==> flow/design.v <==
module top (
    input CLK,          
    output [6:0] SEG,   
    output [3:0] COMM,  
    output [3:0] DBG,   
    output [2:0] RGB    
);
    reg [3:0] hex2Display;  
    reg [6:0] seg;
    reg [3:0] comm;
    assign SEG = ~seg;
    assign RGB = 3'b111;
    assign COMM = ~comm;
    localparam [23:0] timer_init = 24'hB71AFF;
    reg [23:0] second_timer_state;
    reg [15:0] second;
    initial begin
        second_timer_state = timer_init;
        second = 16'hACDC;
    end  
    always @(posedge CLK) begin
        if (second_timer_state == 0) begin
            second_timer_state = timer_init;
            second = second + 1;
         end  
        else begin
            second_timer_state <= second_timer_state - 1;
        end  
    end  
    assign DBG = second[3:0];
    reg [23:0] refreshCounter;
    always @(posedge CLK) begin
        refreshCounter <= refreshCounter + 1;
    end
    always @(*) begin
        case(hex2Display)  
            4'b0000   : seg = 7'b0111111;
            4'b0001   : seg = 7'b0110000;
            4'b0010   : seg = 7'b1011011;
            4'b0011   : seg = 7'b1111001;
            4'b0100   : seg = 7'b1110100;
            4'b0101   : seg = 7'b1101101;
            4'b0110   : seg = 7'b1101111;
            4'b0111   : seg = 7'b0111000;
            4'b1000   : seg = 7'b1111111;
            4'b1001   : seg = 7'b1111100;
            4'b1010   : seg = 7'b1111110;
            4'b1011   : seg = 7'b1100111;
            4'b1100   : seg = 7'b0001111;
            4'b1101   : seg = 7'b1110011;
            4'b1110   : seg = 7'b1001111;
            4'b1111   : seg = 7'b1001110;
            default   : seg = 7'b0000000;  
        endcase  
        case(refreshCounter[15:14])  
            4'b00   : comm = 4'b1110;
            4'b01   : comm = 4'b0111;
            4'b10   : comm = 4'b1101;
            4'b11   : comm = 4'b1011;
            default : comm = 4'b0000;  
       endcase
          case(refreshCounter[15:14])
            2'b00: hex2Display = second[3:0];  
            2'b01: hex2Display = second[15:12];  
            2'b10: hex2Display = second[7:4];  
            2'b11: hex2Display = second[11:8]; 
              default : hex2Display = 4'hE;   
          endcase
    end  
endmodule
Step by step through the tools: top
Tool output for the design above, in the order of the flow.
Line numbers count from 1 in the design file above.
Cell names lack the library's common part.
A cell with -- has no value.
- design top: top
- clock: CLK
- standard-cell library: sky130hd
- corner: tt_025C_1v80

Elaborated design
Source: Yosys, flattened and elaborated, memories not mapped. Widths are those after wreduce; folded enables and synchronous resets count as part of the registers. Registers that Yosys merges into a memory's read port (data or address) are not register bits. Print and check cells do not count. Equal cells are merged and count once.
Yosys's memory passes give these memory sizes; they may raise the number of words (mostly to a power of two), join words into wider ones and drop unused or constant bits.
- noted bits in read-only memories: 112
- register bits at 64
- memories: 1
- word-level cells: 16
- output and inout port bits at 18
- noted bits of input ports: 1
- memory list (memory ; words ; width ; read ports ; wr ports ; line ; source):
    (name not given) ; 16 ; 7 ; 1 ; 0 ; 36 ; case(hex2Display)
- noted eq/ne operators: 3
- bitwise logic cells: 2
- reductions and logical operators at 2
- noted mux-type cells: 2
- add/sub/neg operators at 3
- operators by type and width (kind ; count):
    parallel mux 4 bit (select 4 bit) ; 2
    adder 24 x 1 -> 24 bit (second input constant) ; 1
    subtractor 24 x 1 -> 24 bit (second input constant) ; 1
    zero test 24 bit ; 1
    adder 16 x 1 -> 16 bit (second input constant) ; 1
    inverter 7 bit ; 1
    == test 2 bit (second input constant) ; 2
    inverter 4 bit ; 1
    == test 2 x 1 -> 1 bit (second input constant) ; 1
    zero test 2 bit ; 1

Depth
Longest topological path by Yosys (ltp), each cell counted once; first at word level (registers and memories cut), then after technology mapping (sequential cells cut; the memories' decode and read muxes count).
- noted depth after elaboration: 3
- ABC_AREA at 0
- depth in mapped cells at 9
- depth with buffers taken out: 8

Mapped cells and area
Yosys stat after the flow's synthesis: flattened, memories mapped to cells. It holds for the ABC_AREA given above (unset counts as 0); a run with the other value may have another netlist.
Totals and module areas in this step are rounded.
- mapped flip-flops: 56
- buffers: 14
- noted standard cells after synthesis: 280
- sequential part of the area at 0.00128 sq mm
- synthesis area at 0.00281 sq mm
- cell types (type ; count ; total area (sq um)):
    dfxtp_1 ; 40 ; 800.768
    edfxtp_1 ; 16 ; 480.461
    xnor2_1 ; 29 ; 253.994
    ha_1 ; 9 ; 112.608
    nand3_1 ; 20 ; 100.096
    nand2_1 ; 26 ; 97.594
    mux4_2 ; 4 ; 90.086
    nor2_1 ; 24 ; 90.086
    xor2_1 ; 10 ; 87.584
    nand4_1 ; 9 ; 56.304
    buf_4 ; 7 ; 52.55
    nor3_1 ; 10 ; 50.048
    and3_1 ; 5 ; 31.28
    nand2b_1 ; 5 ; 31.28
    a211oi_1 ; 4 ; 30.029
    a21oi_1 ; 6 ; 30.029
    o21ai_0 ; 6 ; 30.029
    inv_1 ; 7 ; 26.275
Not listed: further types 26, cells in them 43.

Path before layout
Source: OpenSTA report_checks on the synthesized netlist (no wires, ideal clock, input and output delay 20% of the period each), path of least setup slack; recovery checks are left aside. Register names are those of the netlist, which keeps one name where synthesis merged equal registers.
- path type: register to output
- from: register refreshCounter[14]
- to: output SEG[0]
- noted data required time: 2.712 ns
- clock period at 3.39 ns
- time at the first pin at 0.000 ns
- noted output delay: 0.678 ns
- delay of the path: 1.841 ns
- noted path slack: 0.871 ns
- path buffers at 1
- arrival time: 1.841 ns
- stages on the path at 7
- period reached after synthesis: 2.519 ns
"delay of the path" = arrival - input delay + setup time.
A path that ends at an output port has no setup time.
"stages on the path": output pins that drive a net of the path, with the launching flip-flop's if there is one; two outputs of one cell count as two.
"period reached after synthesis" is the clock period less the worst setup slack; recovery checks do not enter. This is arithmetic on one report: input and output delays are still those of the set period (20% each).
Between the ends stands the longest chain of elaborated cells between them, by number of cells; it is not shown to be the way that was timed. Of several equally long chains one is given.
A line is the first line of the expression or statement that the cell stems from. Yosys adds cells for indexed reads and writes and turns some case tables into memories.
A memory read counts as a cell of the chain, while the word-level depth stops at memories.
- cell sequence: dfxtp_1 buf_2 mux4_2 ha_1 nand2b_1 a21oi_1 a211oi_2
- cells in the longest elaborated chain at 4
- elaborated cells on any way between the ends at 7
- those cells by class: 3 x eq/ne; 1 x mux; 1 x logic; 1 x reduce/logical; 1 x memory
- ends and longest elaborated chain, post-synthesis (item ; line ; source):
    from (decl) ; 31 ; reg [23:0] refreshCounter;
    from (assign) ; 33 ; refreshCounter <= refreshCounter + 1;
    == test 2 bit ; 62 ; case(refreshCounter[15:14])
    parallel mux 4 bit (select 4 bit) ; 62 ;
    memory read (16 x 7 bit) ; 36 ; case(hex2Display)
    inverter 7 bit ; 11 ; assign SEG = ~seg;
    to (decl) ; 3 ; output [6:0] SEG,

Path in the finished layout
Path of least setup slack in the final report of run 1 (OpenROAD, finished layout, wires in). Where an end is a register, its clock arrival counts in the times.
- path type: register to output
- from: register second[4]
- to: output SEG[4]
- stages on the path at 8
- path buffers at 3
- noted output delay: 0.50 ns
- arrival time: 2.11 ns
- noted path slack: -0.10 ns
- time at the first pin at 0.30 ns
- clock period at 2.52 ns
- noted data required time: 2.02 ns
Between the ends stands the longest chain of elaborated cells between them, by number of cells; it is not shown to be the way that was timed. Of several equally long chains one is given.
A memory read counts as a cell of the chain, while the word-level depth stops at memories.
- cell sequence: edfxtp_1 mux4_2 buf_6 buf_6 mux2_4 nand2_2 o21ai_1 buf_2
- cells in the longest elaborated chain at 3
- elaborated cells on any way between the ends at 3
- RTL lines with such cells: 3
- those cells by class: 1 x mux; 1 x logic; 1 x memory
- ends and longest elaborated chain, after layout (item ; line ; source):
    from (decl) ; 16 ; reg [15:0] second;
    from (assign) ; 24 ; second = second + 1;
    parallel mux 4 bit (select 4 bit) ; 62 ; case(refreshCounter[15:14])
    memory read (16 x 7 bit) ; 36 ; case(hex2Display)
    inverter 7 bit ; 11 ; assign SEG = ~seg;
    to (decl) ; 3 ; output [6:0] SEG,

Hand-over note for top

Design top on sky130hd. What follows are 2 stored runs of the flow, each under its own settings; their order means nothing. The constraints put input and output delay at 20% of the set period each and load the outputs with 0.01 pF.
"clock period reached" means the clock period less the worst setup slack. The figure is calculated, with input and output delays left at 20% of the set period.
"worst setup path time" = time allowed to the worst setup path (clock period - input delay - output delay, where it has them) - its slack; a late launch clock adds to it, a late capture clock takes from it.
"power consumption" rests on the timing tool's default activity at the inputs, not on a simulated workload.
The measured numbers are rounded.

Run 1

==> flow/run.sh <==
#!/bin/bash
# the make line also repeats the synthesis and layout settings of config.mk as NAME=value (left out here)
make -C /OpenROAD-flow-scripts/flow DESIGN_CONFIG=/design/flow/config.mk WORK_HOME=/design/flow/orfs CLKGATE_MAP_FILE= finish
==> flow/config.mk <==
export PLATFORM = sky130hd
export DESIGN_NAME = top
export DESIGN_NICKNAME = top
export VERILOG_FILES = /design/flow/design.v
export SDC_FILE = /design/flow/constraint.sdc
export NUM_CORES = 4
export LEC_CHECK = 0
export CAP_MARGIN = 20
export CORE_MARGIN = 2
export CORE_UTILIZATION = 56
export SLEW_MARGIN = 20
==> flow/constraint.sdc <==
create_clock -name core_clock -period 2.52 [get_ports {CLK}]
set_input_delay 0.5040 -clock core_clock [delete_from_list [all_inputs] [get_ports {CLK}]]
set_output_delay 0.5040 -clock core_clock [all_outputs]
set_load 0.01 [all_outputs]

Measured in run 1:
- worst setup path time at 2.11 ns
- critical path kind: register to output
- final setup TNS at -0.241 ns
- utilization of the finished layout: 70.9 %
- die footprint at 0.00561 sq mm
- power consumption at 0.00145 W
- lowest setup slack: -0.096 ns
- clock period reached: 2.616 ns
- Yosys chip area after synthesis at 0.00281 sq mm
- final worst hold slack: 0.432 ns
- noted the standard-cell area of the final layout: 0.00339 sq mm

Run 2

==> flow/run.sh <==
#!/bin/bash
# the make line also repeats the synthesis and layout settings of config.mk as NAME=value (left out here)
make -C /OpenROAD-flow-scripts/flow DESIGN_CONFIG=/design/flow/config.mk WORK_HOME=/design/flow/orfs CLKGATE_MAP_FILE= finish
==> flow/config.mk <==
export PLATFORM = sky130hd
export DESIGN_NAME = top
export DESIGN_NICKNAME = top
export VERILOG_FILES = /design/flow/design.v
export SDC_FILE = /design/flow/constraint.sdc
export NUM_CORES = 4
export LEC_CHECK = 0
export ABC_AREA = 1
export CAP_MARGIN = 20
export CELL_PAD_IN_SITES_DETAIL_PLACEMENT = 0
export CORE_ASPECT_RATIO = 0.64
export CORE_MARGIN = 2
export CORE_UTILIZATION = 53
export CTS_CLUSTER_DIAMETER = 235
export CTS_CLUSTER_SIZE = 97
export GPL_ROUTABILITY_DRIVEN = 1
export MAX_ROUTING_LAYER = met4
export PLACE_DENSITY_LB_ADDON = 0.04
export SLEW_MARGIN = 20
export TNS_END_PERCENT = 35
==> flow/constraint.sdc <==
create_clock -name core_clock -period 2.98 [get_ports {CLK}]
set_input_delay 0.5960 -clock core_clock [delete_from_list [all_inputs] [get_ports {CLK}]]
set_output_delay 0.5960 -clock core_clock [all_outputs]
set_load 0.01 [all_outputs]

Measured in run 2:
- die footprint at 0.00664 sq mm
- lowest setup slack: 0.151 ns
- noted the standard-cell area of the final layout: 0.00353 sq mm
- power consumption at 0.00126 W
- clock period reached: 2.829 ns
- Yosys chip area after synthesis at 0.00318 sq mm
- final worst hold slack: 0.400 ns
- utilization of the finished layout: 61.4 %
- worst setup path time at 2.23 ns
- critical path kind: register to output
- final setup TNS at 0.000 ns

End of note.
